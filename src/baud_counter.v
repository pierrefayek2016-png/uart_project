==> flow/design.v <==
module baud_counter#(
    parameter BAUD_DIV=10416,
    parameter MID_POINT=10416/2
)(
    input wire clk,
    input wire arst_n,
    input wire en,
    input wire restart,
    output reg tick
);
    reg [15:0] counter;
    always @(posedge clk or negedge arst_n) begin
        if (!arst_n) begin
            counter <= BAUD_DIV - 1;
        end else if (restart) begin
            counter <= BAUD_DIV - 1;
        end else if (en) begin
            counter <= (counter == 16'd0) ? BAUD_DIV - 1 : counter - 1;
        end
    end
    always @(*) begin
        tick = (counter == MID_POINT);
    end
endmodule
**Reports on baud_counter**

What the tools print for baud_counter, step after step.
Lines are those of the file above, counted from 1.
Library cell names are shortened.
The mark - stands for no value.

- Top module: baud_counter
- Clock: clk
- Library: sky130hd
- Library corner: tt_025C_1v80

**After elaboration**

Source: Yosys, flattened and elaborated, memories not mapped. Widths are those after wreduce. Registers that Yosys merges into a memory's read port (data or address) are not register bits. Print and check cells do not count. Equal cells are merged and count once.

- Add/sub/neg operators: 1
- Muxes and demuxes: 3
- Equal/unequal tests: 1
- Reduce/logical cells: 2

Operators by type and width:

| operator | number |
|---|---|
| 16-bit 2-to-1 mux | 3 |
| 16-bit by 1-bit subtractor with 16-bit output (second input constant) | 1 |
| 16-bit by 13-bit equality test with 1-bit output (second input constant) | 1 |
| 16-bit zero test | 1 |
| 2-bit nonzero test | 1 |

- Elaborated cells: 8
- Input bits: 4
- Flip-flop bits (word level): 16
- Output and inout bits: 1

**Depth**

Depth = most cells in a row (Yosys ltp): at word level without a register or memory, in the mapped netlist without a sequential cell, where the memories' decode and read muxes count.

- Depth after elaboration: 4
- ABC_AREA: 0
- Gate-level depth with buffers: 6
- Gate-level depth less buffers: 6

**Synthesis result**

The flow's flattened synthesis, as Yosys stat reports it; memories are mapped. The netlist is that of the ABC_AREA named above (0 if unset); the other value can give another one.

Cells by type:

| cell type | number | total area (um^2) |
|---|---|---|
| dfstp_2 | 8 | 210.202 |
| dfrtp_1 | 8 | 200.192 |
| a21oi_1 | 7 | 35.034 |
| xor2_1 | 4 | 35.034 |
| nor2_1 | 7 | 26.275 |
| or3_1 | 4 | 25.024 |
| nand2_1 | 6 | 22.522 |
| nor4_4 | 1 | 21.27 |
| nand3_1 | 4 | 20.019 |
| o21ai_0 | 4 | 20.019 |
| a31oi_1 | 3 | 18.768 |
| nand4b_1 | 2 | 17.517 |
| o31ai_1 | 2 | 15.014 |
| ha_1 | 1 | 12.512 |
| nand4_1 | 2 | 12.512 |
| nor4_2 | 1 | 12.512 |
| and4b_2 | 1 | 11.261 |
| inv_1 | 3 | 11.261 |

Not listed: further types 21, cells in them 23.

- Flip-flops: 16
- Standard cells after synthesis: 91
- Buffer cells: 2
- Synthesis area: 907.1 um^2
- Sequential part of the area: 410.4 um^2

**Timing after synthesis**

OpenSTA on the mapped netlist: ideal clock, no wires. The path of least setup slack (recovery checks aside). Input and output delay are each 20% of the period. Register names are those of the netlist, which keeps one name where synthesis merged equal registers.

- Path kind: register to output
- Start point: register counter[0]
- End point: output tick
- Buffers on the path: 0
- Launch time at the first pin: 0 ps
- Delay of the path: 1444 ps
- Driving pins on the path: 5
- External output delay: 538 ps
- Clock period: 2690 ps
- Slack: 708 ps
- Data arrival time: 1444 ps
- Data required time: 2152 ps
- Synthesis period reached: 1982 ps

"delay of the path" = arrival - input delay + setup time.
A path that ends at an output port has no setup time.
"driving pins on the path" counts driving pins, that of a launching flip-flop among them; a cell with two outputs on the path counts twice.
"synthesis period reached" is the clock period less the worst setup slack; recovery checks do not enter. This is arithmetic on one report: input and output delays are still those of the set period (20% each).
The rows between start and end are the longest chain of elaborated cells between them; the timing report does not say that the signal goes this way. Where chains are equally long, one stands for them.
Each line given opens the expression or statement behind the cell; cells for indexed reads and writes are added by Yosys, which also makes memories of some case tables.
At most two assigning lines are given for a register; there are more.

- Path through: dfstp_2 -> inv_1 -> ha_1 -> or4b_1 -> nor4_1
- Cells in the longest elaborated chain: 1
- Elaborated cells between the ends (all ways): 1
- RTL lines with such cells: 1
- Classes of those cells: eq/ne: 1

RTL lines, path post-synthesis:

| item | RTL line | text |
|---|---|---|
| start, declared | 11 | `reg [15:0] counter;` |
| start, assigned | 14 | `counter <= BAUD_DIV - 1;` |
| start, assigned | 16 | `counter <= BAUD_DIV - 1;` |
| 16-bit by 13-bit equality test with 1-bit output | 22 | `tick = (counter == MID_POINT);` |
| end, declared | 9 | `output reg tick` |

**Worst path after layout**

Path of least setup slack in the final report of run 1 (OpenROAD, finished layout, wires in). Where an end is a register, its clock arrival counts in the times.
The path's times are printed in steps of 10 ps; the period is the one set.

- Path kind: register to output
- Start point: register counter[0]
- End point: output tick
- Clock period: 2410 ps
- Slack: 40 ps
- Buffers on the path: 1
- Launch time at the first pin: 250 ps
- Data required time: 1930 ps
- External output delay: 480 ps
- Data arrival time: 1890 ps
- Driving pins on the path: 6

The rows between start and end are the longest chain of elaborated cells between them; the timing report does not say that the signal goes this way. Where chains are equally long, one stands for them.
At most two assigning lines are given for a register; there are more.

- Path through: dfstp_2 -> inv_1 -> ha_1 -> or4b_1 -> nor4_1 -> clkdlybuf4s15_1
- Cells in the longest elaborated chain: 1
- Elaborated cells between the ends (all ways): 1
- RTL lines with such cells: 1
- Classes of those cells: eq/ne: 1

RTL lines, path post-layout:

| item | RTL line | text |
|---|---|---|
| start, declared | 11 | `reg [15:0] counter;` |
| start, assigned | 14 | `counter <= BAUD_DIV - 1;` |
| start, assigned | 16 | `counter <= BAUD_DIV - 1;` |
| 16-bit by 13-bit equality test with 1-bit output | 22 | `tick = (counter == MID_POINT);` |
| end, declared | 9 | `output reg tick` |

Lab notebook: baud_counter

Record of 2 stored runs of the RTL-to-layout flow on baud_counter, platform sky130hd. The runs are unordered. Constraints: input delay and output delay 20% of the set period each, output load 0.01 pF.
"clock period reached" means the clock period less the worst setup slack. The figure is calculated, with input and output delays left at 20% of the set period.
"time of the worst setup path" = time allowed to the worst setup path (clock period - input delay - output delay, where it has them) - its slack; a late launch clock adds to it, a late capture clock takes from it.
By "total power after layout" is meant OpenSTA's value without simulated activity: inputs other than the clock are taken to toggle once in ten clock periods, and the tool carries that through the logic.
"time of the worst setup path" is given in steps of 10 ps.

### Run 1

==> flow/run.sh <==
#!/bin/bash
# the make line also repeats the synthesis and layout settings of config.mk as NAME=value (left out here)
make -C /OpenROAD-flow-scripts/flow DESIGN_CONFIG=/design/flow/config.mk WORK_HOME=/design/flow/orfs CLKGATE_MAP_FILE= finish
==> flow/config.mk <==
export PLATFORM = sky130hd
export DESIGN_NAME = baud_counter
export DESIGN_NICKNAME = baud_counter
export VERILOG_FILES = /design/flow/design.v
export SDC_FILE = /design/flow/constraint.sdc
export NUM_CORES = 4
export LEC_CHECK = 0
export ABC_AREA = 0
export CAP_MARGIN = 20
export CORE_ASPECT_RATIO = 0.52
export CORE_MARGIN = 10
export CORE_UTILIZATION = 44
export CTS_CLUSTER_SIZE = 72
export GPL_ROUTABILITY_DRIVEN = 0
export GPL_TIMING_DRIVEN = 0
export MAX_ROUTING_LAYER = met4
export MIN_ROUTING_LAYER = met2
export PLACE_DENSITY_LB_ADDON = 0.17
export SETUP_SLACK_MARGIN = -0.08
export SLEW_MARGIN = 20
==> flow/constraint.sdc <==
create_clock -name core_clock -period 2.41 [get_ports {clk}]
set_input_delay 0.4820 -clock core_clock [delete_from_list [all_inputs] [get_ports {clk}]]
set_output_delay 0.4820 -clock core_clock [all_outputs]
set_load 0.01 [all_outputs]

Results of run 1:
- Synthesis area: 907.1 um^2
- Time of the worst setup path: 1890 ps
- Type of the worst setup path: register to output
- Clock period reached: 2374 ps
- Utilization in the final report: 54.7 %
- Area of the die: 4375.6 um^2
- Total power after layout: 577.4 µW
- Standard-cell area after routing: 1024.7 um^2
- Worst setup slack after layout: 36 ps
- Setup total negative slack: 0 ps

### Run 2

==> flow/run.sh <==
#!/bin/bash
# the make line also repeats the synthesis and layout settings of config.mk as NAME=value (left out here)
make -C /OpenROAD-flow-scripts/flow DESIGN_CONFIG=/design/flow/config.mk WORK_HOME=/design/flow/orfs CLKGATE_MAP_FILE= finish
==> flow/config.mk <==
export PLATFORM = sky130hd
export DESIGN_NAME = baud_counter
export DESIGN_NICKNAME = baud_counter
export VERILOG_FILES = /design/flow/design.v
export SDC_FILE = /design/flow/constraint.sdc
export NUM_CORES = 4
export LEC_CHECK = 0
export CAP_MARGIN = 20
export CORE_MARGIN = 2
export CORE_UTILIZATION = 40
export SETUP_SLACK_MARGIN = -0.08
export SLEW_MARGIN = 20
==> flow/constraint.sdc <==
create_clock -name core_clock -period 1.94 [get_ports {clk}]
set_input_delay 0.3880 -clock core_clock [delete_from_list [all_inputs] [get_ports {clk}]]
set_output_delay 0.3880 -clock core_clock [all_outputs]
set_load 0.01 [all_outputs]

Results of run 2:
- Synthesis area: 907.1 um^2
- Standard-cell area after routing: 1144.8 um^2
- Time of the worst setup path: 1640 ps
- Type of the worst setup path: register to output
- Utilization in the final report: 52.8 %
- Clock period reached: 2028 ps
- Worst setup slack after layout: -88 ps
- Total power after layout: 599.1 µW
- Area of the die: 2664.6 um^2
- Setup total negative slack: -88 ps
