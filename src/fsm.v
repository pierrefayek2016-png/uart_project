==> flow/design.v <==
module fsm(
    input  wire       clk,
    input  wire       arst_n,
    input  wire       rx_en,      
    input  wire       start,      
    input  wire       tick,       
    input  wire       rx_in,      
    output reg        busy,       
    output reg        done,       
    output reg        err,        
    output reg        shift_en,   
    output reg [3:0]  bit_cnt,    
    output reg        restart_counter
);
    localparam IDLE  = 2'b00;
    localparam START = 2'b01;
    localparam DATA  = 2'b10;
    localparam STOP  = 2'b11;
    reg [1:0] state, next_state;
    always @(posedge clk or negedge arst_n) begin
        if (!arst_n) begin
            state   <= IDLE;
            bit_cnt <= 4'd0;
        end else begin
            state <= next_state;
            if (state == DATA && tick)
                bit_cnt <= bit_cnt + 1;
        end
    end
    always @(*) begin
        next_state      = state;
        busy            = 1'b0;
        done            = 1'b0;
        err             = 1'b0;
        shift_en        = 1'b0;
        restart_counter = 1'b0;
        case (state)
            IDLE: begin
                if (rx_en && start) begin
                    next_state = START;
                    restart_counter = 1'b1;
                end
            end
            START: begin
                busy = 1'b1;
                if (tick) begin
                    if (rx_in == 1'b0) begin
                        next_state = DATA;    
                    end else begin
                        err        = 1'b1;    
                        next_state = IDLE;
                    end
                end
            end
            DATA: begin
                busy = 1'b1;
                if (tick) begin
                    shift_en = 1'b1;          
                    if (bit_cnt == 4'd7)      
                        next_state = STOP;
                end
            end
            STOP: begin
                busy = 1'b1;
                if (tick) begin
                    if (rx_in == 1'b1)
                        done = 1'b1;          
                    else
                        err  = 1'b1;          
                    next_state = IDLE;
                end
            end
        endcase
    end
endmodule
Tool chain data of fsm
Tool output for the design above, in the order of the flow.
Line numbers count from 1 in the design file above.
Cell names lack the library's common part.
The mark n/a stands for no value.
- design top: fsm
- clock port: clk
- library: sky130hd
- library corner: tt_025C_1v80

Word level
Source: Yosys, flattened and elaborated, memories not mapped. Widths are those after wreduce. Registers that Yosys merges into a memory's read port (data or address) are not register bits. Print and check cells do not count. Equal cells are merged and count once.
- register bits after elaboration at 6
- bits of input ports at 6
- noted output and inout bits: 9
- cells after elaboration: 38
- noted add/subtract/negate cells: 1
- noted equality and inequality tests: 9
- noted mux-type cells: 18
- reduce/logical cells: 8
- operators with widths (cell ; count):
    2-bit two-way mux ; 6
    2-bit != test with constant B ; 5
    3-bit OR reduction ; 3
    2-bit parallel mux with 4-bit select ; 1
    1-bit parallel mux with 2-bit select ; 4
    1-bit two-way mux ; 6
    5-bit AND reduction ; 1
    2-bit == test with constant B ; 2
    4-bit by 1-bit adder with 4-bit output with constant B ; 1
    4-bit by 3-bit == test with 1-bit output with constant B ; 1
    1-bit parallel mux with 3-bit select ; 1
    1-bit logical AND ; 2
    2-bit by 1-bit == test with 1-bit output with constant B ; 1
    2-bit zero test ; 1
    2-bit OR reduction ; 1

Depth
Longest topological path by Yosys (ltp), each cell counted once; first at word level (registers and memories cut), then after technology mapping (sequential cells cut; the memories' decode and read muxes count).
- noted depth in word-level cells: 4
- ABC_AREA at 0
- gate-level depth with buffers at 4
- noted mapped depth without buffers: 3

Synthesis result
Yosys stat after the flow's synthesis: flattened, memories mapped to cells. It holds for the ABC_AREA given above (unset counts as 0); a run with the other value may have another netlist.
Totals and module areas in this step are rounded.
- cells by type (type ; count ; area in all (µm²)):
    dfrtp_1 ; 7 ; 175.168
    dfstp_2 ; 1 ; 26.275
    xnor2_1 ; 2 ; 17.517
    mux2_4 ; 1 ; 15.014
    nand3_1 ; 3 ; 15.014
    ha_1 ; 1 ; 12.512
    nor2_2 ; 2 ; 12.512
    buf_6 ; 1 ; 11.261
    inv_1 ; 3 ; 11.261
    or3_4 ; 1 ; 11.261
    a32o_1 ; 1 ; 10.01
    o21ai_0 ; 2 ; 10.01
    a22o_1 ; 1 ; 8.758
    nand4b_1 ; 1 ; 8.758
    nor4b_1 ; 1 ; 8.758
    xor2_1 ; 1 ; 8.758
    nand3b_1 ; 1 ; 7.507
    o21a_1 ; 1 ; 7.507
Not listed: further types 6, cells in them 6.
- mapped cells: 37
- mapped area at 410 µm²
- noted sequential area: 201 µm²
- noted flip-flops: 8
- buffers at 1

Path before layout
OpenSTA on the mapped netlist: ideal clock, no wires. The path of least setup slack (recovery checks aside). Input and output delay are each 20% of the period. Register names are those of the netlist, which keeps one name where synthesis merged equal registers.
- path type: input to output
- start: in tick
- end: out shift_en
- noted period: 2.11 ns
- external input delay at 0.422 ns
- external output delay: 0.422 ns
- noted launch time at the first pin: 0.422 ns
- arrival time at 0.954 ns
- required time at 1.688 ns
- setup slack: 0.734 ns
- delay of the path: 0.532 ns
- driving pins on the path: 2
- path buffers: 1
- synthesis period reached: 1.376 ns
"delay of the path" is the arrival time less input delay plus setup time.
A path that ends at an output port has no setup time.
"driving pins on the path": output pins that drive a net of the path, with the launching flip-flop's if there is one; two outputs of one cell count as two.
"synthesis period reached" = period - worst setup slack (recovery checks aside). The figure is calculated, with input and output delays left at 20% of the set period.
The rows between start and end are the longest chain of elaborated cells between them; the timing report does not say that the signal goes this way. Where chains are equally long, one stands for them.
Each line given opens the expression or statement behind the cell; cells for indexed reads and writes are added by Yosys, which also makes memories of some case tables.
- cell sequence: buf_6 -> nor4b_1
- cells in the longest elaborated chain: 2
- elaborated cells on any way between the ends at 2
- noted RTL lines with such cells: 2
- those cells by class: mux: 2
- RTL lines, path post-synthesis (element ; RTL line ; text):
    from (decl) ; 6 ; input  wire       tick,
    1-bit two-way mux ; 57 ; if (tick) begin
    1-bit parallel mux with 2-bit select ; 37 ; case (state)
    to (decl) ; 11 ; output reg        shift_en,

Timing after layout
From the final timing report of record 2: the path of least setup slack in the routed layout; clock arrival at registers is part of the times.
- path type: input to output
- start: in rx_in
- end: out err
- noted period: 2.01 ns
- external input delay at 0.40 ns
- external output delay: 0.40 ns
- noted launch time at the first pin: 0.40 ns
- arrival time at 1.53 ns
- required time at 1.61 ns
- setup slack: 0.08 ns
- driving pins on the path: 5
- path buffers: 2
The rows between start and end are the longest chain of elaborated cells between them; the timing report does not say that the signal goes this way. Where chains are equally long, one stands for them.
- cell sequence: clkdlybuf4s50_1 -> inv_1 -> nor4_2 -> o21a_1 -> clkdlybuf4s15_1
- cells in the longest elaborated chain: 3
- elaborated cells on any way between the ends at 5
- those cells by class: mux: 5
- RTL lines, path after layout (element ; RTL line ; text):
    from (decl) ; 7 ; input  wire       rx_in,
    1-bit two-way mux ; 66 ; if (rx_in == 1'b1)
    1-bit two-way mux ; 65 ; if (tick) begin
    1-bit parallel mux with 3-bit select ; 37 ; case (state)
    to (decl) ; 10 ; output reg        err,

==> results <==
Design fsm on sky130hd. What follows are 2 stored runs of the flow, each under its own settings; their order means nothing. The constraints put input and output delay at 20% of the set period each and load the outputs with 0.01 pF.
By "reached clock period" is meant the clock period of the run minus its worst setup slack. This is arithmetic on one report: input and output delays are still those of the set period (20% each).
"allowed time less slack (worst setup path)" = time allowed to the worst setup path (clock period - input delay - output delay, where it has them) - its slack; a late launch clock adds to it, a late capture clock takes from it.
"overall power": no workload was simulated; the value follows from the tool's default switching activity.
Results are given in rounded form.

Record 1
Settings were period_ns = 1.11; CORE_UTILIZATION = 71; PLACE_DENSITY_LB_ADDON = 0.02; CORE_ASPECT_RATIO = 1.62; CELL_PAD_IN_SITES_GLOBAL_PLACEMENT = 3; GPL_TIMING_DRIVEN = 0; GPL_ROUTABILITY_DRIVEN = 0; CTS_CLUSTER_DIAMETER = 363; CAP_MARGIN = 20; CORE_MARGIN = 2; SLEW_MARGIN = 20
- stopped before the end: floorplanning reported PDN-0185

Record 2
Settings were period_ns = 2.01; CAP_MARGIN = 20; CORE_MARGIN = 2; CORE_UTILIZATION = 40; SLEW_MARGIN = 20
- Yosys chip area after synthesis: 410 µm²
- noted the die size: 1300 µm²
- standard-cell area after layout: 622 µm²
- noted the worst setup slack after layout: 0.077 ns
- total negative slack on setup checks: 0.000 ns
- noted the overall power: 0.000855 W
- reached clock period at 1.933 ns
- allowed time less slack (worst setup path): 1.13 ns
- type of the worst setup path: input to output
